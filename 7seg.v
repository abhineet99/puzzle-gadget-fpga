==> flow/design.v <==
`timescale 1ns / 1ps
module seg7decimal(
	input [15:0] x,
    input clk,
    input clr,
    output reg [6:0] a_to_g,
    output reg [3:0] an,
    output wire dp ,
    input btnl
	 );
wire [1:0] s;	 
reg [8:0] whichdone;
initial begin
whichdone=9'b00000000;
end
reg [3:0] digit;
wire [3:0] aen;
reg [19:0] clkdiv;
reg [3:0] lol;
reg [11:0] row1;
reg [11:0] row2;
reg [11:0] row3;
initial begin
lol=4'b0000;
row1=12'b000000000000;
row2=12'b000000000000;
row3=12'b000000000000;
end
always @(posedge clk) 
if(btnl==1)
begin
   digit=clkdiv[3:0];
   if(whichdone[digit]==0)
   begin
   whichdone[digit]=1;
   end
end    
assign dp = 1;
assign s = clkdiv[19:18];
assign aen = 4'b1111;  
	always @(*)
case(digit)
0:a_to_g = 7'b1000000; 
1:a_to_g = 7'b1111001; 
2:a_to_g = 7'b0100100; 
3:a_to_g = 7'b0110000; 
4:a_to_g = 7'b0011001; 
5:a_to_g = 7'b0010010; 
6:a_to_g = 7'b0000010; 
7:a_to_g = 7'b1111000; 
8:a_to_g = 7'b0000000; 
9:a_to_g = 7'b0010000; 
'hA:a_to_g = 7'b0111111;  
'hB:a_to_g = 7'b1111111;  
'hC:a_to_g = 7'b1110111;
default: a_to_g = 7'b0000000;  
endcase
always @(*)begin
an=4'b1111;
if(aen[s] == 1)
an[s] = 0;
end
always @(posedge clk or posedge clr) begin
if ( clr == 1)
clkdiv <= 0;
else
clkdiv <= clkdiv+1;
end
endmodule
* From RTL to reports: seg7decimal
Tool output for the design above, in the order of the flow. Lines are those of the file above, counted from 1. Operators: Yosys type, input widths -> output width; for muxes data width and select width s. Library cell names are shortened. The mark n/a stands for no value.
Design: top module seg7decimal, clock port clk, cell library sky130hd, timing corner tt_025C_1v80

* Word level
Counts by Yosys on the flattened word-level netlist (proc, flatten, opt, wreduce; memories kept). Print and check cells are left out. Cells with the same type and inputs are merged into one. Yosys's memory passes give these memory sizes; they may raise the number of words (mostly to a power of two), join words into wider ones and drop unused or constant bits.
Operators by class: $add $sub $neg 2, shift operators 3, mux-type cells 2, bitwise gates (word level) 2
Operators with widths (number):
- $add 20x1->20 const B | 1
- $shift 1x3->4 const A | 2
- $mux 4 | 2
- $shiftx 4x2->1 const A | 1
- $or 4x4->4 | 1
- $not 4->4 | 1
- $neg 2->3 | 1
Bit counts: flip-flop bits (word level) 24, ROM bits 112, clocked read ports x word width 7, memory cells 1, bits of input ports 19
Memories:
- (name not given) | words 16, bits a word 7, read ports 1, wr ports 0, line 42 | case(digit)

* Depth
Longest topological path by Yosys (ltp), each cell counted once; first at word level (registers and memories cut), then after technology mapping (sequential cells cut; the memories' decode and read muxes count).
Logic depth: depth in word-level cells 5, ABC_AREA 0, gate-level depth with buffers 6

* After synthesis
Source: synth_stat.txt of the flow (Yosys; design flattened, memories mapped). It holds for the ABC_AREA given above (unset counts as 0); a run with the other value may have another netlist.
Cells by type:
- dfrtp_1 | number 20, total area 500.48 µm²
- dfxtp_1 | number 7, total area 140.134 µm²
- edfxtp_1 | number 4, total area 120.115 µm²
- xnor2_1 | number 13, total area 113.859 µm²
- ha_1 | number 6, total area 75.072 µm²
- nand2_1 | number 16, total area 60.058 µm²
- nand3_1 | number 10, total area 50.048 µm²
- xor2_1 | number 5, total area 43.792 µm²
- mux2i_1 | number 4, total area 40.038 µm²
- mux2_2 | number 2, total area 22.522 µm²
- o211ai_1 | number 3, total area 22.522 µm²
- nand4_4 | number 1, total area 21.27 µm²
- nor4_4 | number 1, total area 21.27 µm²
- inv_1 | number 5, total area 18.768 µm²
- nand4_1 | number 3, total area 18.768 µm²
- xnor2_2 | number 1, total area 16.266 µm²
- buf_4 | number 2, total area 15.014 µm²
- nor2_1 | number 4, total area 15.014 µm²
Not listed: further types 15, cells in them 19.
Synthesis totals: mapped cells 126, synthesis area 1453.9 µm², sequential area 760.7 µm², flip-flop cells 31, buffers 4

* Worst setup path after synthesis
OpenSTA on the mapped netlist: ideal clock, no wires. The path of least setup slack (recovery checks aside). Input and output delay are each 20% of the period. Register names are those of the netlist, which keeps one name where synthesis merged equal registers.
Timing after synthesis: path kind input port to flip-flop, start point in btnl, end point reg (no name shown), clock period 1.58 ns, external input delay 0.316 ns, launch time at the first pin 0.316 ns, arrival 1.438 ns, required time 1.463 ns, path slack 0.025 ns, delay of the path 1.239 ns, driving pins on the path 6, period reached after synthesis 1.555 ns
"delay of the path" is the arrival time less input delay plus setup time. "driving pins on the path" counts driving pins, that of a launching flip-flop among them; a cell with two outputs on the path counts twice. "period reached after synthesis" is the clock period less the worst setup slack; recovery checks do not enter. This is arithmetic on one report: input and output delays are still those of the set period (20% each). Between the ends stands the longest chain of elaborated cells between them, by number of cells; it is not shown to be the way that was timed. Of several equally long chains one is given. A line is the first line of the expression or statement that the cell stems from. Yosys adds cells for indexed reads and writes and turns some case tables into memories.
On the way, after synthesis: cell sequence buf_2 -> mux2i_1 -> inv_1 -> ha_1 -> o211ai_1 -> nand2_1, length of the longest elaborated chain 1, elaborated cells on any way between the ends 1, RTL lines with such cells 0, classes of those cells mux (1)
Ends and longest elaborated chain, after synthesis:
- start, declared | line 9 | input btnl
- $mux 4

* Timing after layout
From the final timing report of run A: the path of least setup slack in the routed layout; clock arrival at registers is part of the times.
Timing after layout: path kind flip-flop to output port, start point reg clkdiv[19], end point out an[1], clock period 2.83 ns, output delay 0.57 ns, launch time at the first pin 0.28 ns, arrival 1.40 ns, required time 2.26 ns, path slack 0.86 ns, driving pins on the path 3
On the way, after layout: cell sequence dfrtp_1 -> nand2b_1 -> clkdlybuf4s50_1
Ends and longest elaborated chain, after layout:
- start, declared | line 18 | reg [19:0] clkdiv;
- start, assigned | line 65 | clkdiv <= 0;
- start, assigned | line 67 | clkdiv <= clkdiv+1;
- end, declared | line 7 | output reg [3:0] an,
No chain of elaborated cells between the ends is given.

Data sheet: physical implementation of seg7decimal

Module seg7decimal, platform sky130hd: 2 stored runs of the flow (Yosys, OpenROAD) with differing settings, in no particular order. Input and output delays are each 20% of the period that was set; the output load is 0.01 pF.
"period achieved" means the clock period less the worst setup slack. The figure is calculated, with input and output delays left at 20% of the set period.
"critical path time" is the time allowed to the run's worst setup path (the clock period less input and output delay, where it has them) less its slack. Clock arrival times count: a late capture clock shortens it, a late launch clock lengthens it.
"total power after layout" rests on the timing tool's default activity at the inputs, not on a simulated workload.

* Run A | settings: period_ns 2.83; CORE_UTILIZATION 27; SETUP_SLACK_MARGIN 0.74; HOLD_SLACK_MARGIN -0.08; CELL_PAD_IN_SITES_DETAIL_PLACEMENT 1; TNS_END_PERCENT 70; ABC_AREA 0; CTS_CLUSTER_SIZE 83; CTS_CLUSTER_DIAMETER 86; SLEW_MARGIN 25; MAX_ROUTING_LAYER met5; CAP_MARGIN 20; CORE_MARGIN 2 | results: total power after layout 847.8 µW; area of the synthesized netlist 1453.9 µm²; worst setup slack after layout 0.863 ns; critical path time 1.40 ns; worst path kind flip-flop to output port; period achieved 1.967 ns; utilization after routing 34.2 %; total die area 5987.7 µm²; sum of negative setup slack 0.000 ns; standard-cell area of the final layout 1756.7 µm²
* Run B | settings: period_ns 1.31; CORE_UTILIZATION 27; SETUP_SLACK_MARGIN -0.04; PLACE_DENSITY_LB_ADDON 0.13; CORE_ASPECT_RATIO 0.64; CELL_PAD_IN_SITES_GLOBAL_PLACEMENT 2; GPL_ROUTABILITY_DRIVEN 0; MAX_ROUTING_LAYER met4; CAP_MARGIN 20; CORE_MARGIN 2; SLEW_MARGIN 20 | results: total power after layout 1977 µW; area of the synthesized netlist 1453.9 µm²; worst setup slack after layout -0.171 ns; critical path time 1.48 ns; worst path kind flip-flop to flip-flop; period achieved 1.481 ns; utilization after routing 42.6 %; total die area 6002.4 µm²; sum of negative setup slack -0.827 ns; standard-cell area of the final layout 2217.1 µm²
